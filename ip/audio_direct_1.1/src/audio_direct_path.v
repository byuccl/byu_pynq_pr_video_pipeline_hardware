==> flow/design.v <==
`timescale 1ns / 1ps
module PdmDes(
    input clk,
    input en,
    output done,
    output [15:0] dout,
    output pdm_m_clk_o,
    input pdm_m_data_i
    );
parameter C_PDM_FREQ_HZ=2000000;
reg en_int=0;
reg done_int=0;
reg clk_int=0;
reg pdm_clk_rising;
reg [15:0] pdm_tmp, dout;
integer cnt_bits=0;
integer cnt_clk=0;
assign done = done_int;
assign pdm_m_clk_o = clk_int;
always @(posedge clk)
    en_int <= en;
always @(posedge clk) 
  if (en==0)
    pdm_tmp <= 0;
  else
  if (pdm_clk_rising) 
     pdm_tmp <= {pdm_tmp[14:0],pdm_m_data_i};
always @(posedge clk)
begin
  if (en_int==0)
    cnt_bits <=0;
  else
    if (pdm_clk_rising)
    begin
        if (cnt_bits == 15)
            cnt_bits <=0;
        else
            cnt_bits <= cnt_bits + 1;
     end           
end
always @(posedge clk)
begin
  if (pdm_clk_rising)
  begin
    if (cnt_bits==0)
    begin
        if (en_int)
        begin
            done_int<=1;
            dout <= pdm_tmp;
        end
     end
  end
  else
    done_int <= 0;
end
always @(posedge clk)
begin
  if (cnt_clk == 24)  
  begin
    cnt_clk <= 0;
    clk_int <= ~clk_int;
    if (clk_int == 0)
        pdm_clk_rising <= 1;
  end
  else
  begin
    cnt_clk <= cnt_clk + 1;
    pdm_clk_rising <= 0;
  end
end
endmodule
`timescale 1ns / 1ps
module PdmSer(
    input clk,
    input en,
    input [15:0] din,
    output done,
    output pwm_audio_o
    );
reg en_int=0;
reg done_int=0;
reg clk_int=0;
reg pdm_clk_rising;
reg [15:0] pdm_s_tmp, dout;
integer cnt_bits=0;
integer cnt_clk=0;
assign done = done_int;
assign pwm_audio_o = pdm_s_tmp[15]; 
    always @(posedge clk)
        en_int <= en;
always @(posedge clk)
begin
  if (en_int==0)
    cnt_bits <=0;
  else
    if (pdm_clk_rising)
    begin
        if (cnt_bits == 15)
            cnt_bits <=0;
        else
            cnt_bits <= cnt_bits + 1;
     end           
end
always @(posedge clk)
begin
  if (pdm_clk_rising)
  begin
    if (cnt_bits==15)
        done_int<=1;
  end
  else
    done_int <= 0;
end
always @(posedge clk)
begin
  if (pdm_clk_rising)
  begin
    if (cnt_bits==0)
        pdm_s_tmp <= din;
    else
        pdm_s_tmp <= {pdm_s_tmp[14:0], 1'b0};
  end
end
always @(posedge clk)
begin
  if (en_int == 0)
  begin
    cnt_clk <= 0;
    pdm_clk_rising <= 0;
  end
  else
  begin
      if (cnt_clk == 24)  
      begin
        cnt_clk <= 0;
        pdm_clk_rising <= 1;
      end
      else
      begin
        cnt_clk <= cnt_clk + 1;
        pdm_clk_rising <= 0;
      end
  end
end
endmodule
`timescale 1ns / 1ps
module audio_direct_path(
    input wire clk_i,
    input wire en_i,
    input wire pdm_audio_i,
    output wire pdm_m_clk_o,
    output wire pwm_audio_o,
    output wire done_o,
    output wire pwm_audio_shutdown
    );
wire PdmDes_done;
wire [15:0] PdmDes_dout;
reg en_i_sync;
reg [15:0] PdmSer_In;
assign pwm_audio_shutdown = en_i_sync;  
PdmDes PdmDes_Inst (
    .clk(clk_i),
    .en(en_i),
    .dout(PdmDes_dout),
    .pdm_m_clk_o(pdm_m_clk_o),
    .pdm_m_data_i(pdm_audio_i)
);
always @(posedge PdmDes_done)
if(en_i)
    en_i_sync <= 1'b1;
always @(posedge clk_i)
    PdmSer_In <= PdmDes_dout;
PdmSer PdmSer_Inst (
    .clk(clk_i),
    .en(en_i_sync),
    .din(PdmSer_In),
    .done(done_o),
    .pwm_audio_o(pwm_audio_o)
);
endmodule
======== Tool chain data of audio_direct_path ========
Tool output for the design above, in the order of the flow.
Lines are those of the file above, counted from 1.
A cell with -- has no value.
inputs
  top ..................................... audio_direct_path
  clock ................................... clk_i
  library ................................. sky130hd
  corner .................................. tt_025C_1v80

======== Elaborated design ========
Counts by Yosys on the flattened word-level netlist (proc, flatten, opt, wreduce; memories kept). Register bits leave out memories and registers merged into their read ports (data or address). Print and check cells are left out. Cells with the same type and inputs are merged into one.
cells by class
  add/subtract/negate cells ............... 4
  equal/unequal tests ..................... 4
  muxes and demuxes ....................... 4
  bitwise operators ....................... 2
  reduce/logical cells .................... 4
operators with widths
  kind                                                             number
  32-bit by 2-bit adder with 32-bit output with constant B         4
  32-bit by 5-bit equality test with 1-bit output with constant B  2
  32-bit by 6-bit equality test with 1-bit output with constant B  2
  32-bit logical NOT                                               2
  32-bit two-way mux                                               2
  16-bit two-way mux                                               1
  3-bit AND reduction                                              1
  1-bit inverter                                                   2
  2-bit OR reduction                                               1
  1-bit two-way mux                                                1
bit counts
  register bits after elaboration ......... 198
  input port bits ......................... 3
  output and inout port bits .............. 4
  cells after elaboration ................. 33

======== Depth ========
Yosys ltp: most cells in a row. Word level: on the elaborated netlist, between registers, memories and ports. Mapped: between sequential cells and ports; inverters and the memories' decode and read muxes count.
depth
  depth in word-level cells ............... 2
  ABC_AREA ................................ 0
  mapped depth ............................ 8

======== Netlist ========
The flow's flattened synthesis, as Yosys stat reports it; memories are mapped. The netlist is that of the ABC_AREA named above (0 if unset); the other value can give another one.
The area totals of this step are shown rounded.
cells by type
  type                       number  total area (µm²)
  sky130_fd_sc_hd__dfxtp_1   165     3.3E+03
  sky130_fd_sc_hd__edfxtp_1  33      990.95
  sky130_fd_sc_hd__xor2_1    76      665.638
  sky130_fd_sc_hd__nor2_1    116     435.418
  sky130_fd_sc_hd__xnor2_1   43      376.611
  sky130_fd_sc_hd__nand4_1   50      312.8
  sky130_fd_sc_hd__nand3_1   47      235.226
  sky130_fd_sc_hd__mux2_2    16      180.173
  sky130_fd_sc_hd__mux2i_1   18      180.173
  sky130_fd_sc_hd__nor4_1    28      175.168
  sky130_fd_sc_hd__nand2_1   46      172.666
  sky130_fd_sc_hd__and3_1    22      137.632
  sky130_fd_sc_hd__and4_1    13      113.859
  sky130_fd_sc_hd__nor2b_1   18      112.608
  sky130_fd_sc_hd__ha_1      8       100.096
  sky130_fd_sc_hd__inv_1     14      52.55
  sky130_fd_sc_hd__buf_2     10      50.048
  sky130_fd_sc_hd__nor3_1    10      50.048
Not listed: further types 23, cells in them 49.
synthesis totals
  standard cells after synthesis .......... 782
  synthesis area .......................... 8010 µm²
  sequential area ......................... 4290 µm²
  mapped flip-flops ....................... 198
By module: a second synthesis without flattening, with its own total; a netlist apart from the flattened one above.
second synthesis, totals
  cell total of the unflattened synthesis .. 867
  area (unflattened synthesis) ............ 8550 µm²
Rows give one instance, submodules left out.
modules
  module             instances  cells  area (µm²)  sequential area (µm²)
  PdmDes             1          423    4210        2170
  PdmSer             1          426    4000        1820
  audio_direct_path  1          18     332         320

======== Path before layout ========
Path of least setup slack by OpenSTA after synthesis, without wires, with an ideal clock, recovery checks aside; 20% of the period is set as input and as output delay. Where synthesis merged equal registers, the netlist keeps one of their names.
timing path post-synthesis
  kind .................................... reg2reg
  start point ............................. reg PdmDes_Inst.cnt_bits[19]
  end point ............................... reg PdmDes_Inst.dout[0]
  clock period ............................ 7.64 ns
  launch time at the first pin ............ 0.000 ns
  arrival time ............................ 2.845 ns
  required time ........................... 7.210 ns
  slack ................................... 4.365 ns
  path delay .............................. 3.275 ns
  stages on the path ...................... 5
  buffers on the path ..................... 0
  synthesis period reached ................ 3.275 ns
"path delay" = arrival - input delay + setup time.
"stages on the path" counts driving pins, that of a launching flip-flop among them; a cell with two outputs on the path counts twice.
"synthesis period reached" is the clock period less the worst setup slack; recovery checks do not enter. This is arithmetic on one report: input and output delays are still those of the set period (20% each).
Between the ends stands the longest chain of elaborated cells between them, by number of cells; it is not shown to be the way that was timed. Of several equally long chains one is given.
Each line given opens the expression or statement behind the cell; cells for indexed reads and writes are added by Yosys, which also makes memories of some case tables.
A register here has more assigning lines than the two given.
on the way, post-synthesis
  cells stage by stage .................... sky130_fd_sc_hd__dfxtp_1 -> sky130_fd_sc_hd__or4b_2 -> sky130_fd_sc_hd__nor3_1 -> sky130_fd_sc_hd__nand4_1 -> sky130_fd_sc_hd__nor4_1
  cells in the longest elaborated chain ... 2
  elaborated cells between the ends (all ways) .. 2
  classes of those cells .................. 2 x reduce/logical
ends and longest elaborated chain, post-synthesis
  item                 line  RTL
  from (decl)          16    integer cnt_bits=0;
  from (assign)        31    cnt_bits <=0;
  from (assign)        38    cnt_bits <= cnt_bits + 1;
  32-bit logical NOT   45    if (cnt_bits==0)
  3-bit AND reduction  --
  to (assign)          50    dout <= pdm_tmp;
  to (decl)            6     output [15:0] dout,

======== Worst path after layout ========
From the final timing report of run 1: the path of least setup slack in the routed layout; clock arrival at registers is part of the times.
timing path post-layout
  kind .................................... reg2reg
  start point ............................. reg PdmDes_Inst.cnt_bits[20]
  end point ............................... reg PdmDes_Inst.dout[6]
  clock period ............................ 3.64 ns
  launch time at the first pin ............ 0.44 ns
  arrival time ............................ 2.50 ns
  required time ........................... 3.77 ns
  slack ................................... 1.26 ns
  stages on the path ...................... 6
  buffers on the path ..................... 1
Between the ends stands the longest chain of elaborated cells between them, by number of cells; it is not shown to be the way that was timed. Of several equally long chains one is given.
A register here has more assigning lines than the two given.
on the way, post-layout
  cells stage by stage .................... sky130_fd_sc_hd__dfxtp_1 -> sky130_fd_sc_hd__or4b_2 -> sky130_fd_sc_hd__nor3_1 -> sky130_fd_sc_hd__nand4_1 -> sky130_fd_sc_hd__nor4_4 -> sky130_fd_sc_hd__buf_4
  cells in the longest elaborated chain ... 2
  elaborated cells between the ends (all ways) .. 2
  classes of those cells .................. 2 x reduce/logical
ends and longest elaborated chain, post-layout
  item                 line  RTL
  from (decl)          16    integer cnt_bits=0;
  from (assign)        31    cnt_bits <=0;
  from (assign)        38    cnt_bits <= cnt_bits + 1;
  32-bit logical NOT   45    if (cnt_bits==0)
  3-bit AND reduction  --
  to (assign)          50    dout <= pdm_tmp;
  to (decl)            6     output [15:0] dout,

Flow measurements of audio_direct_path on sky130hd: 2 stored runs with different settings, listed in no order. Input and output delays are each 20% of the period that was set; the output load is 0.01 pF.
"clock period achieved" means the clock period less the worst setup slack. The figure is calculated, with input and output delays left at 20% of the set period.
By "critical path time" is meant the share of the clock period that the worst setup path is allowed (20% is reserved at inputs, 20% at outputs), minus its slack. Clock arrival times at its registers enter into it.
By "total power after layout" is meant OpenSTA's value without simulated activity: inputs other than the clock are taken to toggle once in ten clock periods, and the tool carries that through the logic.
Results are given in rounded form.

---- run 1 ----
settings
  period_ns = 3.64
  CORE_UTILIZATION = 24
  SETUP_SLACK_MARGIN = 0.46
  PLACE_DENSITY_LB_ADDON = 0.26
  CELL_PAD_IN_SITES_GLOBAL_PLACEMENT = 2
  CELL_PAD_IN_SITES_DETAIL_PLACEMENT = 2
  CTS_CLUSTER_SIZE = 36
  CAP_MARGIN = 30
  MIN_ROUTING_LAYER = met1
  CORE_MARGIN = 2
  SLEW_MARGIN = 20
results
  standard-cell area of the final layout .. 9190 µm²
  worst hold slack in the final report .... 0.347 ns
  critical path time ...................... 2.38 ns
  class of the worst setup path ........... reg2reg
  utilization after routing ............... 28.1%
  total power after layout ................ 4220 uW
  final setup TNS ......................... 0.000 ns
  full die area ........................... 34900 µm²
  clock period achieved ................... 2.378 ns
  post-synthesis cell area ................ 8010 µm²
  setup slack of the worst path ........... 1.26 ns

---- run 2 ----
settings
  period_ns = 4.65
  CORE_UTILIZATION = 40
  SETUP_SLACK_MARGIN = 0.22
  CORE_ASPECT_RATIO = 0.95
  CELL_PAD_IN_SITES_GLOBAL_PLACEMENT = 0
  TNS_END_PERCENT = 55
  GPL_ROUTABILITY_DRIVEN = 1
  MAX_ROUTING_LAYER = met4
  CAP_MARGIN = 20
  CORE_MARGIN = 2
  SLEW_MARGIN = 20
results
  standard-cell area of the final layout .. 8950 µm²
  worst hold slack in the final report .... 0.342 ns
  critical path time ...................... 2.51 ns
  class of the worst setup path ........... reg2reg
  utilization after routing ............... 45.5%
  total power after layout ................ 3290 uW
  final setup TNS ......................... 0.000 ns
  full die area ........................... 21200 µm²
  clock period achieved ................... 2.508 ns
  post-synthesis cell area ................ 8010 µm²
  setup slack of the worst path ........... 2.14 ns
